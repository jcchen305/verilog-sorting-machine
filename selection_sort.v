==> flow/design.v <==
module selection_sort(width, Reset, Clk, Start, Ack, Ain, Aout, Done, q_Ini, q_Incr, q_Comp, q_Done);
input [4:0] width;
input Reset, Clk;
input Start, Ack;
input [30*7 - 1:0] Ain;
output [30*7 - 1:0] Aout;
output Done;
output q_Ini, q_Incr, q_Comp, q_Done;
wire q_Ini, q_Incr, q_Comp, q_Done;
wire [30*7 - 1:0] Aout;
reg [6:0] A [0:29];
reg [3:0] state;
reg[4:0] K,J;
reg Done;
genvar l;
integer i;
localparam
	INI = 4'b0001,
	INCR = 4'b0010,
	COMP = 4'b0100,
	DONE = 4'b1000,
	UNKN = 4'bXXXX;
generate
for (l = 1; l <= 30; l = l + 1)
	assign Aout[l*7-1:(l-1)*7] = A[l-1];
endgenerate
assign {q_Done, q_Comp, q_Incr, q_Ini} = state;
always @ (posedge Clk, posedge Reset)
begin
	if (Reset)
	begin
		state <= INI;
		K <= 5'bXXXXX;
		J <= 5'bXXXXX;
	end
	else
	begin
		case (state) 
			INI:
			begin
				if (Start && width >= 2)
					state <= INCR;
				else if (Start && width < 2)
					state <= DONE;
				K <= 5'b00001;
				J <= 5'b00000;
				for (i = 1; i <= 30; i = i + 1)
					A[i-1] <= Ain[(i-1)*7 +: 7];
				Done <= 0;
			end
			INCR:
			begin
				state <= COMP;
				K <= K + 1;
				J <= K;
			end
			COMP:
			begin
				if(J == 1 && K != width)
					state <= INCR;
				else if (J == 1  && K == width)
					state <= DONE;
				if (A[J] < A[J-1]) 
				begin
					A[J] <= A[J-1];
					A[J-1] <= A[J];
				end
				J <= J - 1;
			end
			DONE:
			begin 
				if (Ack) 
					state <= INI;
				Done <= 1;
			end
			default:
				state <= UNKN;
		endcase
	end
end
endmodule
* Step by step through the tools: selection_sort *
What the tools print for selection_sort, step after step.
Lines are those of the file above, counted from 1.
Operators carry their Yosys type and port widths (W data, S select, Z words).
Cell names lack the library's common part.
Not given: --

inputs
  design top = selection_sort
  clock port = Clk
  standard-cell library = sky130hd
  timing corner = tt_025C_1v80

* Word level *
Counts by Yosys on the flattened word-level netlist (proc, flatten, opt, wreduce). Print and check cells are left out. Cells with the same type and inputs are merged into one.

word-level totals
  register bits after elaboration = 225
  cells after elaboration = 313

cells by class
  add/sub/neg operators = 2
  magnitude comparators = 3
  equal/unequal tests = 98
  multiplexer cells = 133
  bitwise logic cells = 1
  reductions and logical operators = 42

operators by type and width
  cell                   count
  $mux W7                92
  $pmux W7 S30           2
  $pmux W7 S2            30
  $eq A5 B5 Y1 const B   28
  $reduce_and A4 Y1      30
  $ne A3 B3 Y1 const B   32
  $eq A5 B4 Y1 const B   16
  $eq A5 B3 Y1 const B   8
  $eq A5 B2 Y1 const B   4
  $mux W4                5
  $pmux W4 S4            1
  $pmux W5 S3            1
  $eq A5 B1 Y1 const B   2
  $logic_not A5 Y1       2
  $pmux W5 S2            1
  $lt A7 B7 Y1           1
  $reduce_bool A2 Y1     3
  $add A5 B1 Y5 const B  1
  $sub A5 B1 Y5 const B  1
  $ge A5 B2 Y1 const B   1
  $lt A5 B2 Y1 const B   1
  $eq A5 B5 Y1           1
  $ne A5 B5 Y1           1
  $logic_and A1 B1 Y1    4
  $ne A2 B2 Y1 const B   2
  $eq A4 B1 Y1 const B   1
  $eq A4 B2 Y1 const B   1
  $eq A4 B3 Y1 const B   1

Other operator kinds: 6; their cells: 6.

* Depth *
Depth = most cells in a row (Yosys ltp): at word level without a register or memory, in the mapped netlist without a sequential cell, where the memories' decode and read muxes count.

depth
  depth after elaboration = 7
  ABC_AREA = 0
  gate-level depth with buffers = 23
  depth with buffers taken out = 17

* After synthesis *
The flow's flattened synthesis, as Yosys stat reports it; memories are mapped. The netlist is that of the ABC_AREA named above (0 if unset); the other value can give another one.

mapped netlist
  cell count = 1772
  mapped area = 16497.1 µm²
  area of sequential cells = 6687.7 µm²
  flip-flops = 225
  buffer cells = 192

cell types
  cell      count  total area (µm²)
  edfxtp_1  211    6.34E+03
  o22ai_1   141    882.096
  a21oi_1   157    785.754
  a211oi_1  102    765.734
  nand2_1   143    536.765
  a22oi_1   63     472.954
  o21ai_0   92     460.442
  o221ai_1  50     437.92
  clkbuf_1  103    386.621
  nor2_1    102    382.867
  dfrtp_1   13     325.312
  o211ai_1  43     322.81
  a211oi_2  25     312.8
  a22o_1    33     289.027
  buf_2     57     285.274
  mux2_2    17     191.434
  a222oi_1  18     180.173
  mux2i_1   16     160.154

Not listed: further types 78, cells in them 386.

* Timing after synthesis *
Path of least setup slack by OpenSTA after synthesis, without wires, with an ideal clock, recovery checks aside; 20% of the period is set as input and as output delay. Where synthesis merged equal registers, the netlist keeps one of their names.

timing path post-synthesis
  kind = register to register
  start point = register J[1]
  end point = register A[13][0]
  period = 6690 ps
  setup time = 373 ps
  launch time at the first pin = 0 ps
  data arrival time = 4348 ps
  required time = 6317 ps
  slack = 1969 ps
  delay of the path = 4721 ps
  driving pins on the path = 22
  path buffers = 6
  period reached after synthesis = 4721 ps

"delay of the path" = arrival - input delay + setup time.
"driving pins on the path": output pins that drive a net of the path, with the launching flip-flop's if there is one; two outputs of one cell count as two.
"period reached after synthesis" = period - worst setup slack (recovery checks aside). The figure is calculated, with input and output delays left at 20% of the set period.
The rows between start and end are the longest chain of elaborated cells between them; the timing report does not say that the signal goes this way. Where chains are equally long, one stands for them.
Each line given opens the expression or statement behind the cell; cells for indexed reads and writes are added by Yosys, which also makes memories of some case tables.
At most two assigning lines are given for a register; there are more.
Lines with a computed index may be missing from the assigning lines.
The path ends at the enable pin of a flip-flop; only ways to that pin are counted.

between the ends, post-synthesis
  path through = dfrtp_1 buf_2 inv_1 ha_1 buf_4 clkbuf_1 a21oi_1 o21ai_0 and4_1 or4_1 buf_2 nor2_2 clkbuf_1 o21ai_0 ha_1 nor2b_1 o21ai_0 o211ai_1 nand2_1 clkbuf_1 o21ai_0 a21oi_1
  cells in the longest elaborated chain = 7

RTL lines, path post-synthesis
  item                RTL line  text
  start: declaration  13        reg[4:0] K,J;
  start: assignment   34        J <= 5'bXXXXX;
  start: assignment   68        J <= J - 1;
  $sub A5 B1 Y5       63        if (A[J] < A[J-1])
  $eq A5 B5 Y1        63
  $pmux W7 S30        63
  $mux W7             38        case (state)
  $lt A7 B7 Y1        63
  $ne A2 B2 Y1        --
  $reduce_and A4 Y1   --
  end: assignment     48        A[i-1] <= Ain[(i-1)*7 +: 7];
  end: assignment     65        A[J] <= A[J-1];
  end: declaration    11        reg [6:0] A [0:29];

* Worst path after layout *
From the final timing report of job 1: the path of least setup slack in the routed layout; clock arrival at registers is part of the times.
The report prints the path's times to 10 ps; the period is as set.

timing path after layout
  kind = register to register
  start point = register J[0]
  end point = register A[29][1]
  period = 5930 ps
  setup time = 370 ps
  launch time at the first pin = 590 ps
  data arrival time = 5850 ps
  required time = 6150 ps
  slack = 290 ps
  driving pins on the path = 20
  path buffers = 3

The rows between start and end are the longest chain of elaborated cells between them; the timing report does not say that the signal goes this way. Where chains are equally long, one stands for them.
At most two assigning lines are given for a register; there are more.
Lines with a computed index may be missing from the assigning lines.
The path ends at the enable pin of a flip-flop; only ways to that pin are counted.

between the ends, after layout
  path through = dfrtp_1 inv_1 ha_1 buf_4 inv_1 o311a_1 or2_2 o221ai_1 a2111oi_0 buf_4 nand4_1 o21ai_0 ha_1 nand4_1 or2_2 a311oi_1 a31oi_1 o21ai_2 buf_4 a21oi_1
  cells in the longest elaborated chain = 7

RTL lines, path after layout
  item                RTL line  text
  start: declaration  13        reg[4:0] K,J;
  start: assignment   34        J <= 5'bXXXXX;
  start: assignment   68        J <= J - 1;
  $sub A5 B1 Y5       63        if (A[J] < A[J-1])
  $eq A5 B5 Y1        63
  $pmux W7 S30        63
  $mux W7             38        case (state)
  $lt A7 B7 Y1        63
  $ne A2 B2 Y1        --
  $reduce_and A4 Y1   --
  end: assignment     48        A[i-1] <= Ain[(i-1)*7 +: 7];
  end: assignment     65        A[J] <= A[J-1];
  end: declaration    11        reg [6:0] A [0:29];

Settings and measured results of 2 stored flow runs for module selection_sort (sky130hd), not sorted in any way. The constraints put input and output delay at 20% of the set period each and load the outputs with 0.01 pF.
"clock period achieved" = clock period - worst setup slack. The figure is calculated, with input and output delays left at 20% of the set period.
"worst path time" = time allowed to the worst setup path (clock period - input delay - output delay, where it has them) - its slack; a late launch clock adds to it, a late capture clock takes from it.
"total design power": no workload was simulated; the value follows from the tool's default switching activity.
"worst path time" is given in steps of 10 ps.
Among the settings, - means not set for that run.
Among the results, - means that no value is shown for the run.

name                                    job 1                 job 2
period_ns                               5.93                  9.71
CAP_MARGIN                              20                    35
CORE_MARGIN                             2                     8
CORE_UTILIZATION                        40                    69
SLEW_MARGIN                             20                    20
PLACE_DENSITY                           -                     0.82
CORE_ASPECT_RATIO                       -                     0.56
ABC_AREA                                -                     0
GPL_TIMING_DRIVEN                       -                     1
MIN_ROUTING_LAYER                       -                     met2
netlist area reported by Yosys (µm²)    16497.1               -
full die area (µm²)                     42882.1               -
standard-cell area after routing (µm²)  23278.6               -
final utilization (%)                   57.1                  -
worst setup slack after layout (ps)     294                   -
total negative slack (ps)               0                     -
lowest hold slack (ps)                  601                   -
total design power (mW)                 13.883                -
clock period achieved (ps)              5636                  -
worst path time (ps)                    5640                  -
critical path type                      register to register  -

Job 2: did not finish, routing stopped with GRT-0116
